==> flow/design.v <==
module bound_flasher(clk, rst_n, flick, LED);
	input clk, rst_n, flick;
	output reg [15:0]LED;
	parameter STOP = 3'b000, UP6 = 3'b001, DOWN6 = 3'b010, UP11 = 3'b011,
	DOWN11 = 3'b100, UP16 = 3'b101, DOWN16 = 3'b110, DOWNEXTRA = 3'b111;
	reg[2:0] state;
	reg[2:0] next_state;
	reg[15:0] next_LED;
	always@(posedge clk or negedge rst_n) begin
		if(!rst_n) begin
			LED <= 16'd0;
			state <= STOP;
		end
		else begin
			LED <= next_LED;
			state <= next_state;
		end
	end
	always@(*) begin
		case(state)
			STOP: begin
				next_LED = 16'd0;
				next_state = STOP;
				if(flick) begin
					next_LED = (LED << 1) | 1'b1;
					next_state = UP6;
				end
			end
			UP6: begin
				next_LED = (LED << 1) | 1'b1;
				next_state = state;
				if(next_LED == 16'h003f) begin
					next_state = DOWN6;
				end
			end
			DOWN6: begin
				next_LED = (LED >> 1);
				next_state = state;
				if(next_LED == 16'h0000) begin
					next_state = UP11;
				end
			end
			UP11: begin
				next_LED = (LED << 1) | 1'b1;
				next_state = state;
				if(flick && next_LED == 16'd63) begin
					next_state = DOWN6;
				end
				if(next_LED == 16'd2047) begin
					if(flick) begin
						next_state = DOWN11;
					end
					else begin
						next_state = DOWNEXTRA;
					end
				end
			end
			DOWN11: begin
				next_state = state;
				next_LED = (LED >> 1);
				if (next_LED == 16'd0000) begin
					next_state = UP11;
				end
			end
			DOWNEXTRA: begin
				next_LED = LED >> 1;
				next_state = state;
				if(next_LED == 16'd31) begin
						next_state = UP16;
				end
			end
			UP16: begin
				next_LED = (LED << 1) | 1'b1;
				next_state = state;
				if(flick && (next_LED == 16'd63 || next_LED == 16'd2047)) begin
					next_state = DOWNEXTRA;
				end
				if(next_LED == 16'hffff) begin
					next_state = DOWN16;
				end
			end
			DOWN16: begin
				next_LED = (LED >> 1);
				next_state = state;
				if(next_LED == 16'h0000) begin
					next_state = STOP;
				end
			end
		endcase
	end
endmodule	
## From RTL to reports: bound_flasher

What the tools print for bound_flasher, step after step.
Lines are those of the file above, counted from 1.
Cell names lack the library's common part.
A cell with n/a has no value.

| set-up | value |
|---|---|
| top | bound_flasher |
| clock port | clk |
| standard-cell library | sky130hd |
| timing corner | tt_025C_1v80 |

## Word-level counts

Yosys after proc, flatten, opt, wreduce and memory -nomap, before mapping. Memory bits, and registers merged into a memory's read port (data or address), are not among the register bits. Print and check cells are not counted. Equal cells are merged and count once.

| word-level totals | value |
|---|---|
| input port bits | 3 |
| output and inout bits | 16 |
| bits in read-only memories | 0 |
| bits in writable memories | 0 |
| memories | 0 |
| word-level cells | 41 |
| bits in registers | 19 |
| latch bits | 0 |
| clocked read ports x word width | 0 |

| operators by class | value |
|---|---|
| equal/unequal tests | 17 |
| bitwise operators | 0 |
| mux-type cells | 13 |
| order comparisons | 0 |
| shift-type cells | 0 |
| divide/modulo/power cells | 0 |
| reduce/logical cells | 9 |
| multiply operators | 0 |
| add/sub/neg operators | 0 |

Operators with widths:

| cell | number |
|---|---|
| 16-bit case mux with 3-bit select | 1 |
| 15-bit by 5-bit == test with 1-bit output (second input constant) | 2 |
| 3-bit 2-to-1 mux | 8 |
| 3-bit case mux with 7-bit select | 1 |
| 16-bit zero test | 1 |
| 16-bit 2-to-1 mux | 1 |
| 15-bit by 10-bit == test with 1-bit output (second input constant) | 1 |
| 15-bit == test (second input constant) | 1 |
| 3-bit == test (second input constant) | 4 |
| 2-bit != test (second input constant) | 3 |
| 3-bit by 2-bit == test with 1-bit output (second input constant) | 2 |
| 3-bit != test (second input constant) | 2 |
| 6-bit AND reduction | 1 |
| 4-bit OR reduction | 1 |
| 3-bit by 1-bit == test with 1-bit output (second input constant) | 1 |
| 3-bit zero test | 1 |
| 3-bit OR reduction | 1 |
| 1-bit logical AND | 2 |
| 2-bit by 1-bit != test with 1-bit output (second input constant) | 1 |
| 2-bit OR reduction | 1 |
| 2-bit 2-to-1 mux | 1 |
| 1-bit logical OR | 1 |
| 1-bit 2-to-1 mux | 1 |

## Logic depth

Depth = most cells in a row (Yosys ltp): at word level without a register or memory, in the mapped netlist without a sequential cell, where the memories' decode and read muxes count.

| depth | value |
|---|---|
| depth after elaboration | 6 |
| ABC_AREA | 0 |
| depth in mapped cells | 5 |
| gate-level depth less buffers | 5 |

## After synthesis

Source: synth_stat.txt of the flow (Yosys; design flattened, memories mapped). It holds for the ABC_AREA given above (unset counts as 0); a run with the other value may have another netlist.

| synthesis totals | value |
|---|---|
| flip-flops | 24 |
| area of sequential cells | 601.8 sq um |
| cell area after synthesis | 1,048.5 sq um |
| cell count | 89 |

Cell types:

| cell | number |
|---|---|
| dfrtp_1 | 23 |
| a22o_1 | 13 |
| or4_4 | 5 |
| dfstp_2 | 1 |
| nand2_1 | 6 |
| or4_1 | 3 |
| a22o_2 | 2 |
| nor3_1 | 4 |
| inv_1 | 5 |
| nand4_1 | 3 |
| a21oi_2 | 2 |
| o21ai_0 | 3 |
| or3_4 | 1 |
| a32o_1 | 1 |
| nand3_1 | 2 |
| o21ai_1 | 2 |
| a31o_1 | 1 |
| and4_1 | 1 |

Other cell types: 9; their cells: 11.

## Timing after synthesis

Path of least setup slack by OpenSTA after synthesis, without wires, with an ideal clock, recovery checks aside; 20% of the period is set as input and as output delay. Where synthesis merged equal registers, the netlist keeps one of their names.

| timing path after synthesis | value |
|---|---|
| path type | register -> register |
| from | register LED[9] |
| to | register state |
| clock period | 2.83 ns |
| stages | 5 |
| arrival | 2.112 ns |
| setup slack | 0.596 ns |
| time at the first pin | 0.000 ns |
| buffers on the path | 0 |
| setup time | 0.122 ns |
| delay of the path | 2.234 ns |
| synthesis period reached | 2.234 ns |

"delay of the path" is the arrival time less input delay plus setup time.
"stages" counts driving pins, that of a launching flip-flop among them; a cell with two outputs on the path counts twice.
"synthesis period reached" = period - worst setup slack (recovery checks aside). The figure is calculated, with input and output delays left at 20% of the set period.
An end named without its bit number is one bit of that signal or, where synthesis recoded a state register, one of its new flip-flops.

| on the way, after synthesis | value |
|---|---|
| cell sequence | dfrtp_1 > or4_4 > or4_4 > or4_4 > a32o_1 |

RTL lines, path after synthesis:

| item | line | RTL |
|---|---|---|
| start: declaration | 3 | `output reg [15:0]LED;` |
| start: assignment | 11 | `LED <= 16'd0;` |
| start: assignment | 15 | `LED <= next_LED;` |
| end: assignment | 12 | `state <= STOP;` |
| end: assignment | 16 | `state <= next_state;` |
| end: declaration | 6 | `reg[2:0] state;` |

No chain of elaborated cells between the ends is given.

## Timing after layout

Path of least setup slack in the final report of job 1 (OpenROAD, finished layout, wires in). Where an end is a register, its clock arrival counts in the times.

| timing path after layout | value |
|---|---|
| path type | register -> register |
| from | register LED[9] |
| to | register state |
| arrival | 2.39 ns |
| clock period | 1.99 ns |
| time at the first pin | 0.28 ns |
| stages | 6 |
| setup slack | -0.23 ns |
| buffers on the path | 0 |
| setup time | 0.11 ns |

An end named without its bit number is one bit of that signal or, where synthesis recoded a state register, one of its new flip-flops.
The rows between start and end are the longest chain of elaborated cells between them; the timing report does not say that the signal goes this way. Where chains are equally long, one stands for them.
Each line given opens the expression or statement behind the cell; cells for indexed reads and writes are added by Yosys, which also makes memories of some case tables.

| on the way, after layout | value |
|---|---|
| cell sequence | dfrtp_1 > or4_4 > or4_4 > or4_4 > a21oi_2 > o22ai_1 |
| length of the longest elaborated chain | 6 |
| elaborated cells between the ends (all ways) | 24 |
| those cells by class | eq/ne: 10; mux: 9; reduce/logical: 5 |

RTL lines, path after layout:

| item | line | RTL |
|---|---|---|
| start: declaration | 3 | `output reg [15:0]LED;` |
| start: assignment | 11 | `LED <= 16'd0;` |
| start: assignment | 15 | `LED <= next_LED;` |
| 15-bit by 5-bit == test with 1-bit output | 75 | `if(flick && (next_LED == 16'd63 \|\| next_LED == 16'd2047)) begin` |
| 1-bit logical OR | 75 |  |
| 1-bit logical AND | 75 |  |
| 3-bit 2-to-1 mux | 75 |  |
| 3-bit 2-to-1 mux | 78 | `if(next_LED == 16'hffff) begin` |
| 3-bit case mux with 7-bit select | 20 | `case(state)` |
| end: assignment | 12 | `state <= STOP;` |
| end: assignment | 16 | `state <= next_state;` |
| end: declaration | 6 | `reg[2:0] state;` |

Hand-over note for bound_flasher

Design bound_flasher on sky130hd. What follows are 2 stored runs of the flow, each under its own settings; their order means nothing. The constraints put input and output delay at 20% of the set period each and load the outputs with 0.01 pF.
"clock period reached": clock period set for the run, less the worst setup slack. It is reckoned from that one timing run; input and output delays stay at 20% of the period that was set.

## Job 1

==> flow/run.sh <==
#!/bin/bash
# the make line also repeats the synthesis and layout settings of config.mk as NAME=value (left out here)
make -C /OpenROAD-flow-scripts/flow DESIGN_CONFIG=/design/flow/config.mk WORK_HOME=/design/flow/orfs CLKGATE_MAP_FILE= finish
==> flow/config.mk <==
export PLATFORM = sky130hd
export DESIGN_NAME = bound_flasher
export DESIGN_NICKNAME = bound_flasher
export VERILOG_FILES = /design/flow/design.v
export SDC_FILE = /design/flow/constraint.sdc
export NUM_CORES = 4
export LEC_CHECK = 0
export CAP_MARGIN = 20
export CELL_PAD_IN_SITES_DETAIL_PLACEMENT = 2
export CELL_PAD_IN_SITES_GLOBAL_PLACEMENT = 1
export CORE_ASPECT_RATIO = 1.43
export CORE_MARGIN = 3
export CORE_UTILIZATION = 18
export CTS_CLUSTER_DIAMETER = 385
export CTS_CLUSTER_SIZE = 22
export PLACE_DENSITY_LB_ADDON = 0.24
export SLEW_MARGIN = 20
export TNS_END_PERCENT = 40
==> flow/constraint.sdc <==
create_clock -name core_clock -period 1.99 [get_ports {clk}]
set_input_delay 0.3980 -clock core_clock [delete_from_list [all_inputs] [get_ports {clk}]]
set_output_delay 0.3980 -clock core_clock [all_outputs]
set_load 0.01 [all_outputs]

| result of job 1 | value |
|---|---|
| clock period reached | 2.225 ns |
| worst setup slack after layout | -0.235 ns |
| area of the synthesized netlist | 1,048.5 sq um |
| die outline area | 6,791.5 sq um |
| standard-cell area after routing | 1,500.2 sq um |
| total negative slack | -1.181 ns |

## Job 2

==> flow/run.sh <==
#!/bin/bash
# the make line also repeats the synthesis and layout settings of config.mk as NAME=value (left out here)
make -C /OpenROAD-flow-scripts/flow DESIGN_CONFIG=/design/flow/config.mk WORK_HOME=/design/flow/orfs CLKGATE_MAP_FILE= finish
==> flow/config.mk <==
export PLATFORM = sky130hd
export DESIGN_NAME = bound_flasher
export DESIGN_NICKNAME = bound_flasher
export VERILOG_FILES = /design/flow/design.v
export SDC_FILE = /design/flow/constraint.sdc
export NUM_CORES = 4
export LEC_CHECK = 0
export CAP_MARGIN = 20
export CORE_MARGIN = 4
export CORE_UTILIZATION = 39
export SETUP_SLACK_MARGIN = 0.35
export SLEW_MARGIN = 10
export TNS_END_PERCENT = 50
==> flow/constraint.sdc <==
create_clock -name core_clock -period 1.86 [get_ports {clk}]
set_input_delay 0.3720 -clock core_clock [delete_from_list [all_inputs] [get_ports {clk}]]
set_output_delay 0.3720 -clock core_clock [all_outputs]
set_load 0.01 [all_outputs]

| result of job 2 | value |
|---|---|
| total negative slack | -2.212 ns |
| area of the synthesized netlist | 1,048.5 sq um |
| clock period reached | 2.201 ns |
| worst setup slack after layout | -0.341 ns |
| die outline area | 3,582.0 sq um |
| standard-cell area after routing | 1,397.6 sq um |

End of note.
